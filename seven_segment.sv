==> flow/design.v <==
module EightSevenSegmentDisplays
  (input  logic [3:0] HEX7, HEX6, HEX5, HEX4, HEX3, HEX2, HEX1, HEX0,
   input  logic       CLOCK_100, reset,
   input  logic [7:0] dec_points,
   input  logic [7:0] blank,
   output logic [3:0] D2_AN, D1_AN,
   output logic [7:0] D2_SEG, D1_SEG);
  logic [7:0] segments7, segments6, segments5, segments4, 
              segments3, segments2, segments1, segments0;
   SevenSegmentDisplay ssd(.num7(HEX7), 
                           .num6(HEX6), 
                           .num5(HEX5), 
                           .num4(HEX4), 
                           .num3(HEX3), 
                           .num2(HEX2), 
                           .num1(HEX1), 
                           .num0(HEX0),
                           .blank,
                           .dec_points,
                           .HEX7(segments7), 
                           .HEX6(segments6), 
                           .HEX5(segments5), 
                           .HEX4(segments4), 
                           .HEX3(segments3), 
                           .HEX2(segments2), 
                           .HEX1(segments1), 
                           .HEX0(segments0)
                          );
  logic cycle_cnt_clr;
  logic index_cnt_en;
  logic [1:0] anode_index;
  logic [3:0] anode_index_onecold;
  logic [16:0] cycle_cnt;
  localparam CNT_LIMIT = 17'd100_000;
  assign cycle_cnt_clr = cycle_cnt == CNT_LIMIT;
  assign index_cnt_en = cycle_cnt_clr;
  SSDCounter #(17) cycle_cntr (
    .CLOCK_100,
    .reset,
    .clr(cycle_cnt_clr),
    .cnt(cycle_cnt),
    .en(1'b1)
    );
  SSDCounter #(2) index_cntr (
    .CLOCK_100,
    .reset,
    .clr(1'b0),
    .cnt(anode_index),
    .en(index_cnt_en)
    );
  OneColdDecoder #(4) anode_decode (
    .sel(anode_index),
    .out(anode_index_onecold)
    );
  always_comb begin
    D1_AN = anode_index_onecold;
    D2_AN = anode_index_onecold;
    case (anode_index)
      2'd0: begin
        D2_SEG = segments0;
        D1_SEG = segments4;
      end
      2'd1: begin
        D2_SEG = segments1;
        D1_SEG = segments5;
      end
      2'd2: begin
        D2_SEG = segments2;
        D1_SEG = segments6;
      end
      2'd3: begin
        D2_SEG = segments3;
        D1_SEG = segments7;
      end
    endcase
  end
endmodule : EightSevenSegmentDisplays
module OneColdDecoder #(
  parameter NUM_OUTPUTS = 4
  ) (
  input  logic [$clog2(NUM_OUTPUTS)-1:0] sel,
  output logic [NUM_OUTPUTS-1:0] out
  );
  always_comb begin
    out = {NUM_OUTPUTS{1'b1}};
    out[sel] = 1'b0;
  end
endmodule : OneColdDecoder
module SSDCounter #(
  parameter WIDTH = 8
  ) (
  input  logic CLOCK_100,
  input  logic reset,
  input  logic clr,
  input  logic en,
  output logic [WIDTH-1:0] cnt
  );
  always_ff @(posedge CLOCK_100, posedge reset) begin
    if (reset)
      cnt <= '0;
    else if (clr)
      cnt <= '0;
    else if (en)
      cnt <= cnt + 1'b1;
  end
endmodule : SSDCounter
module SevenSegmentDisplay
  (input logic [3:0] num7, num6, num5, num4, num3, num2, num1, num0,
   input logic [7:0] blank,
   input logic [7:0] dec_points,
   output logic [7:0] HEX7, HEX6, HEX5, HEX4, HEX3, HEX2, HEX1, HEX0);
   logic [6:0] seg7, seg6, seg5, seg4, seg3, seg2, seg1, seg0;
   HextoSevenSegment digit0(.hex(num0), .segment(seg0));
   HextoSevenSegment digit1(.hex(num1), .segment(seg1));
   HextoSevenSegment digit2(.hex(num2), .segment(seg2));
   HextoSevenSegment digit3(.hex(num3), .segment(seg3));
   HextoSevenSegment digit4(.hex(num4), .segment(seg4));
   HextoSevenSegment digit5(.hex(num5), .segment(seg5));
   HextoSevenSegment digit6(.hex(num6), .segment(seg6));
   HextoSevenSegment digit7(.hex(num7), .segment(seg7));
   assign HEX0 = (blank[0]) ? '1 : {~dec_points[0], seg0};
   assign HEX1 = (blank[1]) ? '1 : {~dec_points[1], seg1};
   assign HEX2 = (blank[2]) ? '1 : {~dec_points[2], seg2};
   assign HEX3 = (blank[3]) ? '1 : {~dec_points[3], seg3};
   assign HEX4 = (blank[4]) ? '1 : {~dec_points[4], seg4};
   assign HEX5 = (blank[5]) ? '1 : {~dec_points[5], seg5};
   assign HEX6 = (blank[6]) ? '1 : {~dec_points[6], seg6};
   assign HEX7 = (blank[7]) ? '1 : {~dec_points[7], seg7};
endmodule: SevenSegmentDisplay
module HextoSevenSegment
  (input  logic [3:0] hex,
   output logic [6:0] segment);
  always_comb
    unique case (hex)
      4'h0: segment = 7'b1000000;
      4'h1: segment = 7'b1111001;
      4'h2: segment = 7'b0100100;
      4'h3: segment = 7'b0110000;
      4'h4: segment = 7'b0011001;
      4'h5: segment = 7'b0010010;
      4'h6: segment = 7'b0000010;
      4'h7: segment = 7'b1111000;
      4'h8: segment = 7'b0000000; 
      4'h9: segment = 7'b0011000;
      4'hA: segment = 7'b0001000;
      4'hB: segment = 7'b0000011;
      4'hC: segment = 7'b1000110;
      4'hD: segment = 7'b0100001;
      4'hE: segment = 7'b0000110;
      4'hF: segment = 7'b0001110;
    endcase
endmodule : HextoSevenSegment
=== Reports on EightSevenSegmentDisplays ===
What the tools print for EightSevenSegmentDisplays, step after step.
Line numbers count from 1 in the design file above.
Library cell names are shortened.
Not given: --

* Top module: EightSevenSegmentDisplays
* Clock input: CLOCK_100
* Standard-cell library: sky130hd
* Library corner: tt_025C_1v80

=== Word level ===
Yosys after proc, flatten, opt, wreduce and memory -nomap, before mapping. Enables and synchronous resets that opt folds into registers are not counted as muxes. Memory bits, and registers merged into a memory's read port (data or address), are not among the register bits. Print and check cells are not counted. Equal cells are merged and count once.
Memory sizes are those after Yosys's memory passes, which may raise the word count (mostly to a power of two), join words into wider ones and drop unused or constant bits.

* Register bits after elaboration: 19
* Bits in latches: 0
* RAM bits: 0
* ROM bits: 896
* Clocked read ports x word width: 0
* Memories kept: 8
* Output and inout port bits: 24
* Cells after elaboration: 41

* Add/subtract/negate cells: 3
* $mul: 0
* Divide/modulo/power cells: 0
* Magnitude comparators: 0
* Equality and inequality tests: 4
* Shift-type cells: 2
* Muxes and demuxes: 11
* Bitwise operators: 10
* Reduce/logical cells: 1

{| class="wikitable"
|+ Memory list
! name !! depth !! width !! rd ports !! wr ports !! RTL line !! RTL
|-
| (name not given) || 16 || 7 || 1 || 0 || 134 || <nowiki>unique case (hex)</nowiki>
|-
| (name not given) || 16 || 7 || 1 || 0 || 134 ||
|-
| (name not given) || 16 || 7 || 1 || 0 || 134 ||
|-
| (name not given) || 16 || 7 || 1 || 0 || 134 ||
|-
| (name not given) || 16 || 7 || 1 || 0 || 134 ||
|-
| (name not given) || 16 || 7 || 1 || 0 || 134 ||
|}

Further memories, not shown: 2.

{| class="wikitable"
|+ Operator list
! kind !! count
|-
| 8-bit case mux with 4-bit select || 2
|-
| 8-bit two-way mux || 8
|-
| 17-bit by 1-bit adder with 17-bit output with constant B || 1
|-
| 17-bit == test with constant B || 1
|-
| 17-bit two-way mux || 1
|-
| 1-bit by 3-bit variable shift with 4-bit output with constant A || 2
|-
| 1-bit inverter || 8
|-
| 2-bit == test with constant B || 2
|-
| 4-bit OR || 1
|-
| 4-bit inverter || 1
|-
| 2-bit negator with 3-bit output || 1
|-
| 2-bit by 1-bit adder with 2-bit output with constant B || 1
|-
| 2-bit by 1-bit == test with 1-bit output with constant B || 1
|-
| 2-bit zero test || 1
|}

=== Longest topological paths ===
Depth = most cells in a row (Yosys ltp): at word level without a register or memory, in the mapped netlist without a sequential cell, where the memories' decode and read muxes count.

* Depth in word-level cells: 4
* ABC_AREA: 0
* Depth in mapped cells: 8
* Gate-level depth less buffers: 7

=== Netlist ===
The flow's flattened synthesis, as Yosys stat reports it; memories are mapped. The netlist is that of the ABC_AREA named above (0 if unset); the other value can give another one.

* Mapped cells: 474
* Chip area (Yosys): 3,573.4 sq um
* Area of sequential cells: 475.5 sq um
* Mapped flip-flops: 19
* Buffers: 29

{| class="wikitable"
|+ Cells by type
! cell !! count !! total area (sq um)
|-
| ha_1 || 56 || 700.672
|-
| dfrtp_1 || 19 || 475.456
|-
| mux2i_1 || 21 || 210.202
|-
| o21ai_0 || 39 || 195.187
|-
| nand2_1 || 47 || 176.419
|-
| a21oi_1 || 30 || 150.144
|-
| inv_1 || 39 || 146.39
|-
| nor2_1 || 38 || 142.637
|-
| a31oi_1 || 15 || 93.84
|-
| nor2b_1 || 13 || 81.328
|-
| mux2_2 || 7 || 78.826
|-
| xnor2_1 || 8 || 70.067
|-
| nand2b_1 || 11 || 68.816
|-
| buf_2 || 12 || 60.058
|-
| nand3_1 || 9 || 45.043
|-
| a221oi_1 || 5 || 43.792
|-
| o221ai_1 || 5 || 43.792
|-
| xor2_1 || 5 || 43.792
|}

Not listed: further types 38, cells in them 95.
By module: a second synthesis without flattening, with its own total; a netlist apart from the flattened one above.

* Cell total of the unflattened synthesis: 505
* Area total of the unflattened synthesis: 3,958.8 sq um

Each row is one instance without its submodules.

{| class="wikitable"
|+ Modules
! module !! times used !! cells !! area (sq um) !! sequential area (sq um)
|-
| HextoSevenSegment || 8 || 38 || 257.7 || 0.0
|-
| SSDCounter #(WIDTH=17) || 1 || 93 || 872.1 || 425.4
|-
| EightSevenSegmentDisplays || 1 || 32 || 509.2 || 0.0
|-
| SevenSegmentDisplay || 1 || 64 || 400.4 || 0.0
|-
| SSDCounter #(WIDTH=2) || 1 || 8 || 92.6 || 50.0
|-
| OneColdDecoder #(NUM_OUTPUTS=4) || 1 || 4 || 22.5 || 0.0
|}

=== Timing after synthesis ===
Path of least setup slack by OpenSTA after synthesis, without wires, with an ideal clock, recovery checks aside; 20% of the period is set as input and as output delay. Where synthesis merged equal registers, the netlist keeps one of their names.

* Path kind: input-to-output
* From: in HEX5[1]
* To: out D1_SEG[3]
* Clock period: 3.59 ns
* Input delay: 0.718 ns
* Output delay: 0.718 ns
* Arrival time: 1.953 ns
* Data required time: 2.872 ns
* Path slack: 0.919 ns
* Path delay: 1.235 ns
* Stages: 6
* Period reached after synthesis: 2.671 ns

"path delay" is the arrival time less input delay plus setup time.
A path that ends at an output port has no setup time.
"stages": output pins that drive a net of the path, with the launching flip-flop's if there is one; two outputs of one cell count as two.
"period reached after synthesis" is the clock period less the worst setup slack; recovery checks do not enter. This is arithmetic on one report: input and output delays are still those of the set period (20% each).
Between the ends stands the longest chain of elaborated cells between them, by number of cells; it is not shown to be the way that was timed. Of several equally long chains one is given.
Each line given opens the expression or statement behind the cell; cells for indexed reads and writes are added by Yosys, which also makes memories of some case tables.
The chain passes a memory read, where the word-level depth is cut; so it can be longer than that depth.

* Path through: inv_1 -> ha_1 -> mux2_2 -> o221a_2 -> o21ai_0 -> a32oi_1
* Length of the longest elaborated chain: 3

{| class="wikitable"
|+ Ends and longest elaborated chain, post-synthesis
! item !! RTL line !! RTL
|-
| start, declared || 2 || <nowiki>(input  logic [3:0] HEX7, HEX6, HEX5, HEX4, HEX3, HEX2, HEX1, HEX0,</nowiki>
|-
| memory 16 x 7 bit || 134 || <nowiki>unique case (hex)</nowiki>
|-
| 8-bit two-way mux || 126 || <nowiki>assign HEX5 = (blank[5]) ? '1 : {~dec_points[5], seg5};</nowiki>
|-
| 8-bit case mux with 4-bit select || 58 || <nowiki>case (anode_index)</nowiki>
|-
| end, declared || 7 || <nowiki>output logic [7:0] D2_SEG, D1_SEG);</nowiki>
|}

## Implementation results

Top module EightSevenSegmentDisplays; platform sky130hd; tools Yosys and OpenROAD; 2 stored runs in no particular order. Input and output delays are each 20% of the period that was set; the output load is 0.01 pF.

=== Flow run A ===
{| class="wikitable"
! Setting !! Value
|-
| period_ns || 1.75
|-
| CORE_UTILIZATION || 65
|-
| SETUP_SLACK_MARGIN || 0.23
|-
| PLACE_DENSITY_LB_ADDON || 0.27
|-
| CORE_ASPECT_RATIO || 1.52
|-
| CTS_CLUSTER_SIZE || 18
|-
| CAP_MARGIN || 40
|-
| MIN_ROUTING_LAYER || met2
|-
| MAX_ROUTING_LAYER || met5
|-
| CORE_MARGIN || 2
|-
| SLEW_MARGIN || 20
|}
Incomplete, placement halted on DPL-0038.

=== Flow run B ===
{| class="wikitable"
! Setting !! Value
|-
| period_ns || 1.97
|-
| CORE_UTILIZATION || 63
|-
| PLACE_DENSITY || 0.77
|-
| CORE_MARGIN || 4
|-
| TNS_END_PERCENT || 50
|-
| ABC_AREA || 1
|-
| GPL_ROUTABILITY_DRIVEN || 1
|-
| CTS_CLUSTER_DIAMETER || 158
|-
| CAP_MARGIN || 40
|-
| MAX_ROUTING_LAYER || met5
|-
| SLEW_MARGIN || 20
|}
Incomplete, routing halted on DPL-0038.
